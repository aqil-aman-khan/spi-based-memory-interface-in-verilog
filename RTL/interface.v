==> flow/design.v <==
module Interface #(parameter MEM_DEPTH = 256 , parameter ADDR_SIZE = 8)(
    input clk , ss_n , MOSI , rst_n ,
    output MISO 
);
wire [9:0] rxdata ;
wire [7:0] txdata ;
wire rx_valid , tx_valid ;
slave slave(
    .MOSI(MOSI),
    .MISO(MISO),
    .clk(clk),
    .ss_n(ss_n),
    .rst_n(rst_n),
    .rx_data(rxdata),
    .tx_data(txdata),
    .rx_valid(rx_valid),
    .tx_valid(tx_valid)
);
memory #(MEM_DEPTH,ADDR_SIZE) memory (
    .din(rxdata),
    .dout(txdata),
    .clk(clk),
    .rx_valid(rx_valid),
    .tx_valid(tx_valid),
    .rst_n(rst_n)
);
endmodule
module memory #(
    parameter MEM_DEPTH = 256,
    parameter ADDR_SIZE = 8
)(
    input clk,
    input rst_n,
    input rx_valid,
    input [9:0] din,
    output reg [7:0] dout,
    output reg tx_valid
);
reg [ADDR_SIZE-1:0] memory [MEM_DEPTH-1:0];  
reg [7:0] addr_wr;  
reg [7:0] addr_re;  
always @(posedge clk) begin  
    if (!rst_n) begin    
        dout <= 8'b0;
        tx_valid <= 1'b0;
        addr_wr <= 8'b0;
        addr_re <= 8'b0;
    end else begin
        if (rx_valid) begin  
            case (din[9:8])
                2'b00: begin
                    addr_wr <= din[7:0];  
                    tx_valid <= 1'b0;
                end
                2'b01: begin
                    memory[addr_wr] <= din[7:0];  
                    tx_valid <= 1'b0;
                end
                2'b10: begin
                    addr_re <= din[7:0];  
                    tx_valid <= 1'b0;
                end
                2'b11: begin  
                    dout <= memory[addr_re];
                    tx_valid <= 1'b1;
                end
            endcase
        end
    end
end
endmodule
module slave(
    input MOSI , tx_valid , clk , rst_n , ss_n ,
    input [7:0] tx_data ,
    output reg  MISO , rx_valid , 
    output reg [9:0] rx_data  
);
localparam IDLE = 3'b000,
           CHK_CMD = 3'b001,
           WRITE = 3'b010,
           READ_ADD = 3'b011,
           READ_DATA = 3'b100;
reg [2:0] cs , ns ;  
reg ADD_DATA_checker ;  
reg [3:0] counter1 ;  
reg [2:0] counter2 ;  
reg [9:0] bus ;  
always @(posedge clk)
begin
    if(~rst_n) 
        cs <= IDLE;
    else 
        cs <= ns ;
end
always @(*) begin
    ns = cs ;
    case(cs)
        IDLE : begin
            if(ss_n)
                ns = IDLE;
            else    
                ns = CHK_CMD;
        end
        CHK_CMD : begin
            if(ss_n)
                ns = IDLE;
            else begin
                if((~ss_n) && (MOSI == 0))
                    ns = WRITE;
                else if ((~ss_n) && (MOSI == 1) && (ADD_DATA_checker == 1))
                    ns = READ_ADD;
                else if ((~ss_n) && (MOSI == 1) && (ADD_DATA_checker == 0))
                    ns = READ_DATA;
            end
        end
        WRITE : begin
            if(ss_n || counter1 == 4'b1111)  
                ns = IDLE;
            else 
                ns = WRITE;
        end
        READ_ADD : begin 
            if(ss_n || counter1 == 4'b1111)
                ns = IDLE;     
            else
                ns = READ_ADD;
        end
        READ_DATA : begin        
            if(ss_n)
                ns = IDLE;
            else
                ns = READ_DATA;
        end
    endcase
end
always @(posedge clk or negedge rst_n) begin
    if (~rst_n) begin
        counter1 <= 9;  
        counter2 <= 7;  
        ADD_DATA_checker <= 1;  
        bus <= 0;
        rx_data <= 0;
        rx_valid <= 0; 
        MISO  <= 0;  
    end
    else begin
        if(cs == IDLE) begin
            rx_valid <= 0;
            counter1 <= 9 ;  
            counter2 <= 7 ; 
        end
        else if(cs == WRITE) begin
            if (counter1 >= 0)begin
                bus[counter1] <= MOSI;
                counter1 <= counter1 - 1;    
            end
            if(counter1 == 4'b1111) begin 
                rx_valid = 1;
                rx_data <= bus ;  
            end
        end
        else if (cs == READ_ADD) begin
            if (counter1 >= 0)begin
                bus[counter1] <= MOSI;
                counter1 <= counter1 - 1;    
            end
            if(counter1 == 4'b1111) begin 
                rx_valid <= 1;
                rx_data <= bus ;  
                ADD_DATA_checker <= 0;  
            end
        end
        else if (cs == READ_DATA) begin
            if (counter1 >= 0)begin
                bus[counter1] <= MOSI;
                counter1 <= counter1 - 1;    
            end
            if(counter1 == 4'b1111) begin 
                rx_valid <= 1;
                rx_data <= bus ;  
                counter1 <= 9 ;  
            end
            if(rx_valid  == 1) rx_valid <= 0;  
            if(tx_valid==1 && counter2 >=0)begin
                MISO <= tx_data[counter2] ;  
                counter2 <= counter2 - 1 ;
            end
            if(counter2 == 3'b111)begin
                ADD_DATA_checker <= 1;  
            end
        end
    end
end
endmodule
== Reports on Interface ==
What the tools print for Interface, step after step.
Lines are those of the file above, counted from 1.
Library cell names are shortened.
Not given: n/a

* Design top: Interface
* Clock port: clk
* Cell library: sky130hd
* Timing corner: tt_025C_1v80

== Word level ==
Yosys after proc, flatten, opt, wreduce and memory -nomap, before mapping. Memory bits, and registers merged into a memory's read port (data or address), are not among the register bits. Print and check cells are not counted. Equal cells are merged and count once.
Yosys's memory passes give these memory sizes; they may raise the number of words (mostly to a power of two), join words into wider ones and drop unused or constant bits.

* Clocked read ports x word width: 8
* Elaborated cells: 117
* Bits in writable memories: 2048
* Output and inout port bits: 1
* Bits in registers: 50
* Input bits: 4
* Memory cells: 1

* Shift-type cells: 3
* Bitwise operators: 9
* Magnitude comparators: 2
* Reductions and logical operators: 26
* Multiplexer cells: 49
* Eq/ne operators: 13
* Add/sub/neg operators: 3

{| class="wikitable"
|+ Memories
! memory !! words !! width !! read ports !! write ports !! RTL line !! RTL
|-
| memory.memory || 256 || 8 || 1 || 1 || 39 || <nowiki>reg [ADDR_SIZE-1:0] memory [MEM_DEPTH-1:0];</nowiki>
|}

{| class="wikitable"
|+ Operator list
! kind !! number
|-
| 2-to-1 mux 10 bit || 8
|-
| 2-to-1 mux 8 bit || 6
|-
| 2-to-1 mux 3 bit || 10
|-
| 2-to-1 mux 4 bit || 6
|-
| case mux 3 bit (select 5 bit) || 1
|-
| 2-to-1 mux 1 bit || 14
|-
| variable shift 1 x 5 -> 10 bit || 1
|-
| variable shift 1 x 5 -> 10 bit with constant A || 1
|-
| AND 10 bit || 1
|-
| OR 10 bit || 1
|-
| NOT 10 bit || 1
|-
| AND reduction 2 bit || 5
|-
| AND reduction 5 bit || 2
|-
| nonzero test 2 bit || 4
|-
| variable part select 8 x 3 -> 1 bit || 1
|-
| NOT 1 bit || 6
|-
| inequality test 2 x 1 -> 1 bit with constant B || 3
|-
| == test 3 x 2 -> 1 bit with constant B || 2
|-
| == test 3 bit with constant B || 2
|-
| OR reduction 3 bit || 2
|-
| logical AND 1 bit || 5
|-
| negator 4 -> 5 bit || 1
|-
| inequality test 5 x 2 -> 1 bit with constant B || 1
|-
| nonzero test 5 bit || 1
|-
| == test 2 bit with constant B || 2
|-
| subtractor 4 x 1 -> 4 bit with constant B || 1
|-
| >= comparator 4 x 1 -> 1 bit with constant B || 1
|-
| == test 4 bit with constant B || 1
|}

Not listed: further kinds 13, cells in them 15.

== Longest topological paths ==
Yosys ltp: most cells in a row. Word level: on the elaborated netlist, between registers, memories and ports. Mapped: between sequential cells and ports; inverters and the memories' decode and read muxes count.

* Depth after elaboration: 9
* ABC_AREA: 0
* Depth in mapped cells: 13
* Mapped depth without buffers: 7

== Netlist ==
Yosys stat after the flow's synthesis: flattened, memories mapped to cells. It holds for the ABC_AREA given above (unset counts as 0); a run with the other value may have another netlist.
The area totals of this step are shown rounded.

{| class="wikitable"
|+ Cell types
! cell !! number !! area in all (sq um)
|-
| edfxtp_1 || 2048 || 6.15E+04
|-
| mux4_2 || 373 || 8.4E+03
|-
| mux2i_1 || 238 || 2.38E+03
|-
| mux4_1 || 54 || 1.42E+03
|-
| nor2_1 || 326 || 1.22E+03
|-
| dfrtp_1 || 24 || 600.576
|-
| dfxtp_1 || 30 || 600.576
|-
| o22ai_1 || 87 || 544.272
|-
| a22oi_1 || 63 || 472.954
|-
| clkbuf_1 || 111 || 416.65
|-
| o221ai_1 || 42 || 367.853
|-
| buf_6 || 32 || 360.346
|-
| nand2_1 || 95 || 356.592
|-
| a211oi_1 || 45 || 337.824
|-
| nand3_1 || 59 || 295.283
|-
| buf_12 || 12 || 240.23
|-
| buf_8 || 16 || 240.23
|-
| buf_2 || 44 || 220.211
|}

Not listed: further types 53, cells in them 378.

* Standard cells after synthesis: 4077
* Synthesis area: 0.0827 sq mm
* Mapped flip-flops: 2108
* Area of sequential cells: 0.0629 sq mm
* Buffers: 252

The figures by module come from a second, unflattened synthesis with its own total; it is not the netlist above.

* Cell total of the unflattened synthesis: 4122
* Area (unflattened synthesis): 0.0826 sq mm

Rows give one instance, submodules left out.

{| class="wikitable"
|+ Modules
! module !! cells !! seq. area (sq mm) !! times used !! area (sq mm)
|-
| memory || 3965 || 0.062 || 1 || 0.0808
|-
| slave || 157 || 0.000858 || 1 || 0.0018
|-
| Interface || 0 || 0 || 1 || 0
|}

== Path before layout ==
OpenSTA on the mapped netlist: ideal clock, no wires. The path of least setup slack (recovery checks aside). Input and output delay are each 20% of the period. Register names are those of the netlist, which keeps one name where synthesis merged equal registers.

* Kind: register -> register
* Start: register slave.rx_data[0]
* End: memory memory.memory[0][0]
* Required time: 3681 ps
* Path delay: 4017 ps
* Period: 4490 ps
* Setup time: 809 ps
* Data arrival time: 3208 ps
* Driving pins on the path: 1
* Time at the first pin: 0 ps
* Buffers on the path: 0
* Slack: 473 ps
* Synthesis period reached: 4017 ps

"path delay" = arrival - input delay + setup time.
"driving pins on the path" counts driving pins, that of a launching flip-flop among them; a cell with two outputs on the path counts twice.
"synthesis period reached" = period - worst setup slack (recovery checks aside). The figure is calculated, with input and output delays left at 20% of the set period.
Between the ends stands the longest chain of elaborated cells between them, by number of cells; it is not shown to be the way that was timed. Of several equally long chains one is given.
A line is the first line of the expression or statement that the cell stems from. Yosys adds cells for indexed reads and writes and turns some case tables into memories.
A register here has more assigning lines than the two given.

* Path through: dfrtp_1
* Length of the longest elaborated chain: 3
* Elaborated cells between the ends (all ways): 3
* Source lines of those cells: 3
* Those cells by class: 3 x mux

{| class="wikitable"
|+ RTL lines, path after synthesis
! what !! RTL line !! RTL
|-
| start: declaration || 76 || <nowiki>output reg [9:0] rx_data</nowiki>
|-
| start: assignment || 159 || <nowiki>rx_data <= bus ;</nowiki>
|-
| start: assignment || 169 || <nowiki>rx_data <= bus ;</nowiki>
|-
| 2-to-1 mux 8 bit || 50 || <nowiki>case (din[9:8])</nowiki>
|-
| 2-to-1 mux 8 bit || 49 || <nowiki>if (rx_valid) begin</nowiki>
|-
| 2-to-1 mux 8 bit || 43 || <nowiki>if (!rst_n) begin</nowiki>
|-
| end: declaration || 39 || <nowiki>reg [ADDR_SIZE-1:0] memory [MEM_DEPTH-1:0];</nowiki>
|}

== Timing after layout ==
From the final timing report of entry A: the path of least setup slack in the routed layout; clock arrival at registers is part of the times.
The report prints the path's times to 10 ps; the period is as set.

* Kind: register -> register
* Start: register memory.addr_re[0]
* End: register memory.dout[6]
* Buffers on the path: 4
* Required time: 3240 ps
* Driving pins on the path: 10
* Setup time: 110 ps
* Period: 2500 ps
* Data arrival time: 3600 ps
* Slack: -360 ps
* Time at the first pin: 830 ps

* Path through: dfxtp_4 -> buf_12 -> buf_16 -> buf_12 -> buf_6 -> mux4_2 -> mux4_2 -> o211ai_1 -> a211oi_4 -> a221o_1

{| class="wikitable"
|+ RTL lines, path after layout
! what !! RTL line !! RTL
|-
| start: declaration || 41 || <nowiki>reg [7:0] addr_re;</nowiki>
|-
| start: assignment || 47 || <nowiki>addr_re <= 8'b0;</nowiki>
|-
| start: assignment || 60 || <nowiki>addr_re <= din[7:0];</nowiki>
|-
| end: declaration || 36 || <nowiki>output reg [7:0] dout,</nowiki>
|}

Chain of elaborated cells between the ends: none given.

2 stored runs of Interface in the flow (synthesis by Yosys, layout by OpenROAD, sky130hd cells), in arbitrary order. Constraints: input delay and output delay 20% of the set period each, output load 0.01 pF.
"clock period reached": clock period set for the run, less the worst setup slack. It is reckoned from that one timing run; input and output delays stay at 20% of the period that was set.
"allowed time less slack (worst setup path)" = time allowed to the worst setup path (clock period - input delay - output delay, where it has them) - its slack; a late launch clock adds to it, a late capture clock takes from it.
"power consumption" is the tool's figure for a default switching activity; nothing was simulated.
"allowed time less slack (worst setup path)" is known to 10 ps.
Results are given in rounded form.

=== Entry A ===
{| class="wikitable"
! Setting !! Value
|-
| period_ns || 2.5
|-
| CAP_MARGIN || 20
|-
| CORE_MARGIN || 2
|-
| CORE_UTILIZATION || 40
|-
| SLEW_MARGIN || 20
|-
! Result !! Value
|-
| Area of the synthesized netlist || 0.0827 sq mm
|-
| Die size || 0.21 sq mm
|-
| Standard-cell area after layout || 0.1 sq mm
|-
| Final design utilization || 48.8%
|-
| Worst setup slack after layout || -359 ps
|-
| Summed negative setup slack || -2100 ps
|-
| Power consumption || 68.2 mW
|-
| Clock period reached || 2859 ps
|-
| Allowed time less slack (worst setup path) || 2860 ps
|-
| Critical path kind || register -> register
|}

=== Entry B ===
{| class="wikitable"
! Setting !! Value
|-
| period_ns || 5.84
|-
| CORE_UTILIZATION || 47
|-
| SETUP_SLACK_MARGIN || 1.73
|-
| PLACE_DENSITY || 0.42
|-
| CELL_PAD_IN_SITES_GLOBAL_PLACEMENT || 0
|-
| GPL_ROUTABILITY_DRIVEN || 1
|-
| CTS_CLUSTER_DIAMETER || 380
|-
| SLEW_MARGIN || 40
|-
| MIN_ROUTING_LAYER || met2
|-
| MAX_ROUTING_LAYER || met4
|-
| CAP_MARGIN || 20
|-
| CORE_MARGIN || 2
|-
! Result !! Value
|-
| Area of the synthesized netlist || 0.0827 sq mm
|-
| Die size || 0.179 sq mm
|-
| Standard-cell area after layout || 0.0933 sq mm
|-
| Final design utilization || 53.5%
|-
| Worst setup slack after layout || 1770 ps
|-
| Summed negative setup slack || 0 ps
|-
| Power consumption || 30.3 mW
|-
| Clock period reached || 4072 ps
|-
| Allowed time less slack (worst setup path) || 4070 ps
|-
| Critical path kind || register -> register
|}
